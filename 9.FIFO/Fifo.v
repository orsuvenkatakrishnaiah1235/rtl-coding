==> flow/design.v <==
module dual_port_ram(clk,Din,Dout,wr_en,wr_addr,rd_En,rd_addr);
input [7:0]Din;
input [3:0]wr_addr;
input [3:0]rd_addr;
input wr_en,rd_En,clk;
output reg [7:0]Dout;
reg [7:0] Mem [15:0];
always @(posedge clk)
begin
    if(wr_en)
        Mem[wr_addr]<=Din;
    if(rd_En)
        Dout <=Mem[rd_addr];
end
endmodule
module fifo(data_in,we,clk,rst,data_out,re,full,empty);
    parameter data_width =8 ;
    parameter address_width=4;
    parameter ram_depth=16;
    output reg [data_width-1:0]data_out;
    output full,empty;
    input [data_width-1:0]data_in;
    input clk,rst,we,re;
    reg [address_width-1:0] wr_pointer;
    reg [address_width-1:0] rd_pointer;
    reg [address_width:0] status_count;
    wire [data_width-1:0] data_ram;
    dual_port_ram DUT(clk,data_in,data_ram,we,wr_pointer,re,rd_pointer);
always @(posedge clk or posedge rst)
begin
    if(rst==1)
    rd_pointer <=0;
    else
    begin
    if(re==1)
        rd_pointer<=rd_pointer+1;
    end
end
always @(posedge clk or posedge rst)  
    begin
    if(rst==1)
        wr_pointer <=0;
    else
        begin
        if(we==1)
            wr_pointer<=wr_pointer+1;
        end
end
always @(posedge clk,posedge rst)
begin
if(rst)
    status_count<=0;
else if ((we&&!re) && (status_count !=ram_depth))
    status_count<=status_count+1;
else if ((re&&!we) && (status_count !=0) )
    status_count<=status_count-1;
end
assign full=(status_count==(ram_depth));
assign empty=(status_count==0);
always @(posedge clk,posedge rst)
begin
if(rst)
    data_out<=0;
else
   begin
if(rst)
    data_out<=data_ram;
end
end
endmodule
---- Tool chain data of fifo ----
What the tools print for fifo, step after step.
Line numbers count from 1 in the design file above.
Library cell names are shortened.
Not given: -
set-up
  top ..................................... fifo
  clock ................................... clk
  cell library ............................ sky130hd
  corner .................................. tt_025C_1v80

---- Word level ----
Counts by Yosys on the flattened word-level netlist (proc, flatten, opt, wreduce; memories kept). Register bits leave out memories and registers merged into their read ports (data or address). Print and check cells are left out. Cells with the same type and inputs are merged into one.
Memory sizes are those after Yosys's memory passes, which may raise the word count (mostly to a power of two), join words into wider ones and drop unused or constant bits.
word-level totals
  bits in registers ....................... 21
  memory bits (writable) .................. 128
  word width x clocked read ports ......... 8
  memories kept ........................... 1
  bits of input ports ..................... 12
  output and inout bits ................... 10
  word-level cells ........................ 25
cells by class
  $add $sub $neg .......................... 4
  equal/unequal tests ..................... 2
  multiplexer cells ....................... 5
  reduce/logical cells .................... 9
memory list
  memory   depth  width  read ports  write ports  line  source
  DUT.Mem  16     8      1           1            7     reg [7:0] Mem [15:0];
operator list
  cell                                               number
  two-way mux 5 bit                                  2
  adder 4 x 1 -> 4 bit (second input constant)       2
  two-way mux 8 bit                                  1
  adder 5 x 1 -> 5 bit (second input constant)       1
  subtractor 5 x 1 -> 5 bit (second input constant)  1
  equality test 5 bit (second input constant)        1
  inequality test 5 bit (second input constant)      1
  logical NOT 5 bit                                  1
  nonzero test 5 bit                                 1
  logical AND 1 bit                                  4
  two-way mux 4 bit                                  1
  logical NOT 1 bit                                  2
  nonzero test 2 bit                                 1
  two-way mux 1 bit                                  1

---- Logic depth ----
Yosys ltp: most cells in a row. Word level: on the elaborated netlist, between registers, memories and ports. Mapped: between sequential cells and ports; inverters and the memories' decode and read muxes count.
logic depth
  depth in word-level cells ............... 5
  ABC_AREA ................................ 0
  depth in mapped cells ................... 8
  depth with buffers taken out ............ 8

---- After synthesis ----
Source: synth_stat.txt of the flow (Yosys; design flattened, memories mapped). It holds for the ABC_AREA given above (unset counts as 0); a run with the other value may have another netlist.
The area totals of this step are shown rounded.
mapped netlist
  cell count .............................. 321
  chip area (Yosys) ....................... 6,300 um^2
  sequential part of the area ............. 4,600 um^2
  flip-flop cells ......................... 157
  buffer cells ............................ 15
cells by type
  cell type  number  area in all (um^2)
  edfxtp_1   136     4.08E+03
  mux4_2     26      585.562
  dfrtp_1    21      525.504
  mux4_1     6       157.651
  a22oi_1    17      127.622
  and2_1     17      106.352
  mux2_2     9       101.347
  ha_1       8       100.096
  xnor2_1    7       61.309
  nand2_1    14      52.55
  buf_6      3       33.782
  xor2_1     3       26.275
  nor2b_1    4       25.024
  a21o_1     3       22.522
  inv_1      6       22.522
  a21oi_1    4       20.019
  fa_1       1       20.019
  buf_1      4       15.014
Not listed: further types 24, cells in them 32.
The figures by module come from a second, unflattened synthesis with its own total; it is not the netlist above.
unflattened totals
  cells (unflattened synthesis) ........... 320
  area (unflattened synthesis) ............ 6,300 um^2
Rows give one instance, submodules left out.
by module
  module         instances  cells  area (um^2)  seq. area (um^2)
  dual_port_ram  1          229    5,200        4,100
  fifo           1          91     1,100        530

---- Timing after synthesis ----
Path of least setup slack by OpenSTA after synthesis, without wires, with an ideal clock, recovery checks aside; 20% of the period is set as input and as output delay. Where synthesis merged equal registers, the netlist keeps one of their names.
timing path after synthesis
  path type ............................... register to register
  from .................................... register status_count[0]
  to ...................................... register status_count[4]
  period .................................. 3,010 ps
  library setup time ...................... 143 ps
  launch time at the first pin ............ 0 ps
  arrival ................................. 2,127 ps
  data required time ...................... 2,867 ps
  path slack .............................. 740 ps
  path delay .............................. 2,270 ps
  driving pins on the path ................ 9
  path buffers ............................ 0
  synthesis period reached ................ 2,270 ps
"path delay" is the arrival time less input delay plus setup time.
"driving pins on the path" counts driving pins, that of a launching flip-flop among them; a cell with two outputs on the path counts twice.
"synthesis period reached" is the clock period less the worst setup slack; recovery checks do not enter. This is arithmetic on one report: input and output delays are still those of the set period (20% each).
Between the ends stands the longest chain of elaborated cells between them, by number of cells; it is not shown to be the way that was timed. Of several equally long chains one is given.
A line is the first line of the expression or statement that the cell stems from. Yosys adds cells for indexed reads and writes and turns some case tables into memories.
At most two assigning lines are given for a register; there are more.
on the way, after synthesis
  cells stage by stage .................... dfrtp_1 nor4_1 nand2_1 nand2_1 ha_1 a21o_1 a2111oi_0 o21a_1 a211oi_1
  cells in the longest elaborated chain ... 4
  elaborated cells on any way between the ends .. 9
  source lines of those cells ............. 4
  classes of those cells .................. add/sub: 2; eq/ne: 1; mux: 2; reduce/logical: 4
RTL lines, path after synthesis
  what                line  source
  from (decl)         26    reg [address_width:0] status_count;
  from (assign)       54    status_count<=status_count+1;
  from (assign)       56    status_count<=status_count-1;
  nonzero test 5 bit  55    else if ((re&&!we) && (status_count !=0) )
  logical AND 1 bit   55
  two-way mux 5 bit   55
  two-way mux 5 bit   53    else if ((we&&!re) && (status_count !=ram_depth))
  to (assign)         54
  to (assign)         56
  to (decl)           26

---- Worst path after layout ----
From the final timing report of flow run 1: the path of least setup slack in the routed layout; clock arrival at registers is part of the times.
The path's times are printed in steps of 10 ps; the period is the one set.
timing path after layout
  path type ............................... register to output
  from .................................... register status_count[3]
  to ...................................... output empty
  period .................................. 2,310 ps
  external output delay ................... 460 ps
  launch time at the first pin ............ 420 ps
  arrival ................................. 1,790 ps
  data required time ...................... 1,850 ps
  path slack .............................. 60 ps
  driving pins on the path ................ 4
  path buffers ............................ 1
Between the ends stands the longest chain of elaborated cells between them, by number of cells; it is not shown to be the way that was timed. Of several equally long chains one is given.
At most two assigning lines are given for a register; there are more.
on the way, after layout
  cells stage by stage .................... dfrtp_2 or4_4 nor2_4 clkdlybuf4s15_2
  cells in the longest elaborated chain ... 1
  elaborated cells on any way between the ends .. 1
  source lines of those cells ............. 1
  classes of those cells .................. reduce/logical: 1
RTL lines, path after layout
  what               line  source
  from (decl)        26    reg [address_width:0] status_count;
  from (assign)      54    status_count<=status_count+1;
  from (assign)      56    status_count<=status_count-1;
  logical NOT 5 bit  59    assign empty=(status_count==0);
  to (decl)          21    output full,empty;

## Implementation results

Flow measurements of fifo on sky130hd: 2 stored runs with different settings, listed in no order. Input and output delays are each 20% of the period that was set; the output load is 0.01 pF.
By "clock period reached" is meant the clock period of the run minus its worst setup slack. This is arithmetic on one report: input and output delays are still those of the set period (20% each).
"worst path time" is the time allowed to the run's worst setup path (the clock period less input and output delay, where it has them) less its slack. Clock arrival times count: a late capture clock shortens it, a late launch clock lengthens it.
"power" is the tool's figure for a default switching activity; nothing was simulated.
"worst path time" is given in steps of 10 ps.
Results are given in rounded form.

---- flow run 1 ----
settings
  period_ns = 2.31
  CORE_UTILIZATION = 21
  PLACE_DENSITY = 0.45
  CELL_PAD_IN_SITES_DETAIL_PLACEMENT = 1
  GPL_TIMING_DRIVEN = 0
  MIN_ROUTING_LAYER = met1
  CAP_MARGIN = 20
  CORE_MARGIN = 2
  SLEW_MARGIN = 20
results
  full die area ........................... 31,000 um^2
  setup slack of the worst path ........... 61 ps
  post-route setup TNS .................... 0 ps
  power ................................... 0.0095 W
  worst path time ......................... 1,790 ps
  worst setup path kind ................... register to output
  standard-cell area after layout ......... 7,700 um^2
  chip area in the Yosys report ........... 6,300 um^2
  clock period reached .................... 2,249 ps
  utilization of the finished layout ...... 26%

---- flow run 2 ----
settings
  period_ns = 3.18
  CORE_UTILIZATION = 54
  SETUP_SLACK_MARGIN = 0.23
  PLACE_DENSITY_LB_ADDON = 0.01
  CORE_MARGIN = 5
  CELL_PAD_IN_SITES_GLOBAL_PLACEMENT = 0
  CELL_PAD_IN_SITES_DETAIL_PLACEMENT = 0
  TNS_END_PERCENT = 25
  ABC_AREA = 1
  GPL_ROUTABILITY_DRIVEN = 1
  CAP_MARGIN = 35
  MAX_ROUTING_LAYER = met4
  SLEW_MARGIN = 20
results
  full die area ........................... 15,000 um^2
  setup slack of the worst path ........... 720 ps
  post-route setup TNS .................... 0 ps
  power ................................... 0.007 W
  worst path time ......................... 1,820 ps
  worst setup path kind ................... register to output
  standard-cell area after layout ......... 7,800 um^2
  chip area in the Yosys report ........... 6,900 um^2
  clock period reached .................... 2,456 ps
  utilization of the finished layout ...... 62%
