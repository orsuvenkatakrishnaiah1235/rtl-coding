==> flow/design.v <==
module singleportram(clk,wr_en,rd_en,data,addr);
inout [7:0]data;
input [3:0]addr;
input wr_en,rd_en,clk;
reg [7:0]temp_data;
reg [7:0] Mem [15:0];
assign data=(rd_en==1 && wr_en==0)?temp_data:8'bzzzzzzzz;
always @(posedge clk)
begin
    if(wr_en && !rd_en)
    begin
        Mem[addr]<=data;
    end
    else if (rd_en && !wr_en)
    begin
        temp_data <=Mem[addr];
    end
end
endmodule
Reports on singleportram
What the tools print for singleportram, step after step.
Line numbers count from 1 in the design file above.
Operators: Yosys type, input widths -> output width; for muxes data width and select width s.
Library cell names are shortened.
{ "design": {"design": "singleportram", "clock_port": "clk", "cell_library": "sky130hd", "lib_corner": "tt_025C_1v80"} }

Word-level counts
Yosys after proc, flatten, opt, wreduce and memory -nomap, before mapping. Enables and synchronous resets that opt folds into registers are not counted as muxes. Memory bits, and registers merged into a memory's read port (data or address), are not among the register bits. Print and check cells are not counted. Equal cells are merged and count once.
Memory sizes are those after Yosys's memory passes, which may raise the word count (mostly to a power of two), join words into wider ones and drop unused or constant bits.
{ "word_totals": {"regBits": 0, "ram_bits": 128, "clocked_rd_ports_x_width": 8, "n_memories": 1, "out_inout_bits": 8, "word_cells": 13} }
{ "mem_list": {"columns": ["memory", "words", "word_bits", "rd", "write_ports", "line", "source"], "rows": [
  ["Mem", 16, 8, 1, 1, 6, "reg [7:0] Mem [15:0];"]
]} }
{ "classes": {"n_mux": 4, "logic": 2, "reduce_logical": 6} }
{ "op_table": {"columns": ["op", "n"], "rows": [
  ["$mux 8", 2],
  ["$mux 4", 1],
  ["$logic_and 1x1->1", 3],
  ["$not 1->1", 2],
  ["$logic_not 1->1", 2],
  ["$reduce_and 2->1", 1],
  ["$mux 1", 1]
]} }

Depth
Longest topological path by Yosys (ltp), each cell counted once; first at word level (registers and memories cut), then after technology mapping (sequential cells cut; the memories' decode and read muxes count).
{ "logic_depth": {"depth_word": 4, "abc_area": 0, "mapped_depth": 5} }

Mapped cells and area
Yosys stat after the flow's synthesis: flattened, memories mapped to cells. It holds for the ABC_AREA given above (unset counts as 0); a run with the other value may have another netlist.
{ "by_type": {"columns": ["cell", "n", "area_total_um2"], "rows": [
  ["edfxtp_1", 136, 4.08E+03],
  ["mux4_1", 19, 499.229],
  ["mux4_2", 13, 292.781],
  ["a22oi_1", 16, 120.115],
  ["clkbuf_8", 5, 68.816],
  ["nor2_1", 13, 48.797],
  ["buf_12", 2, 40.038],
  ["buf_6", 3, 33.782],
  ["nand2_1", 9, 33.782],
  ["nand4bb_1", 2, 22.522],
  ["nor3_1", 4, 20.019],
  ["bufbuf_8", 1, 18.768],
  ["or4b_4", 1, 13.763],
  ["nand2b_1", 2, 12.512],
  ["nor2b_1", 2, 12.512],
  ["clkdlybuf4s25_2", 1, 10.01],
  ["nand4b_1", 1, 8.758],
  ["and2b_1", 1, 7.507]
]} }
Other cell types: 2; their cells: 2.
{ "synth_totals": {"mapped_cells": 233, "area_um2": 5361.4, "sequential_area_um2": 4083.9, "flip_flops": 136} }

Path before layout
Source: OpenSTA report_checks on the synthesized netlist (no wires, ideal clock, input and output delay 20% of the period each), path of least setup slack; recovery checks are left aside. Register names are those of the netlist, which keeps one name where synthesis merged equal registers.
{ "synth_timing": {"kind": "input to register", "startpoint": "in addr[0]", "endpoint": "mem Mem[0][0]", "tclk_ps": 2740, "in_delay_ps": 548, "setup_time_ps": 383, "launch_ps": 548, "arrival_time_ps": 1963, "t_required_ps": 2357, "slack_ps": 394, "path_delay_ps": 1798, "path_stages": 4, "path_buffers": 2, "synth_period_reached_ps": 2346} }
"path_delay_ps" is the arrival time less input delay plus setup time.
"path_stages": output pins that drive a net of the path, with the launching flip-flop's if there is one; two outputs of one cell count as two.
"synth_period_reached_ps" is the clock period less the worst setup slack; recovery checks do not enter. This is arithmetic on one report: input and output delays are still those of the set period (20% each).
The rows between start and end are the longest chain of elaborated cells between them; the timing report does not say that the signal goes this way. Where chains are equally long, one stands for them.
Each line given opens the expression or statement behind the cell; cells for indexed reads and writes are added by Yosys, which also makes memories of some case tables.
{ "synth_between": {"cell_sequence": "buf_6 > buf_6 > or4b_4 > nor3_1", "elab_chain_len": 1} }
{ "synth_lines": {"columns": ["item", "line", "source"], "rows": [
  ["from (decl)", 3, "input [3:0]addr;"],
  ["$mux 4", 10, "if(wr_en && !rd_en)"],
  ["to (decl)", 6, "reg [7:0] Mem [15:0];"]
]} }

Path in the finished layout
From the final timing report of stored run 1: the path of least setup slack in the routed layout; clock arrival at registers is part of the times.
The path's times are printed in steps of 10 ps; the period is the one set.
{ "layout_timing": {"kind": "input to register", "startpoint": "in addr[0]", "endpoint": "reg (no name shown)", "tclk_ps": 3980, "in_delay_ps": 800, "setup_time_ps": 250, "launch_ps": 800, "arrival_time_ps": 2760, "t_required_ps": 4140, "slack_ps": 1380, "path_stages": 5, "path_buffers": 2} }
{ "layout_between": {"cell_sequence": "buf_2 > buf_4 > mux4_1 > a22oi_1 > nand2_1"} }
{ "layout_lines": {"columns": ["item", "line", "source"], "rows": [
  ["from (decl)", 3, "input [3:0]addr;"]
]} }
Chain of elaborated cells between the ends: none given.

## Implementation results

Settings and measured results of 2 stored flow runs for module singleportram (sky130hd), not sorted in any way. The constraints put input and output delay at 20% of the set period each and load the outputs with 0.01 pF.
By "worst_path_allowed_less_slack_ps" is meant the share of the clock period that the worst setup path is allowed (20% is reserved at inputs, 20% at outputs), minus its slack. Clock arrival times at its registers enter into it.
"worst_path_allowed_less_slack_ps" is known to 10 ps.
[
  {
    "run": "stored run 1",
    "settings": { "period_ns": 3.98, "CORE_UTILIZATION": 28, "CORE_MARGIN": 3, "CELL_PAD_IN_SITES_GLOBAL_PLACEMENT": 3, "GPL_ROUTABILITY_DRIVEN": 1, "CTS_CLUSTER_SIZE": 16, "CAP_MARGIN": 20, "SLEW_MARGIN": 20 },
    "results": { "worst_path_allowed_less_slack_ps": 1810, "path_kind": "input to register", "util_frac": 0.342, "die_area_um2": 20844.1, "finalCellArea_um2": 6283.5, "synth_area_um2": 5361.4, "final_setup_ws_ps": 1378, "fin_tns_ps": 0 }
  },
  {
    "run": "stored run 2",
    "settings": { "period_ns": 1.62, "CAP_MARGIN": 20, "CORE_MARGIN": 2, "CORE_UTILIZATION": 40, "SLEW_MARGIN": 20 },
    "results": { "worst_path_allowed_less_slack_ps": 1260, "path_kind": "input to register", "util_frac": 0.494, "die_area_um2": 14346.1, "finalCellArea_um2": 6521.2, "synth_area_um2": 5361.4, "final_setup_ws_ps": 34, "fin_tns_ps": 0 }
  }
]
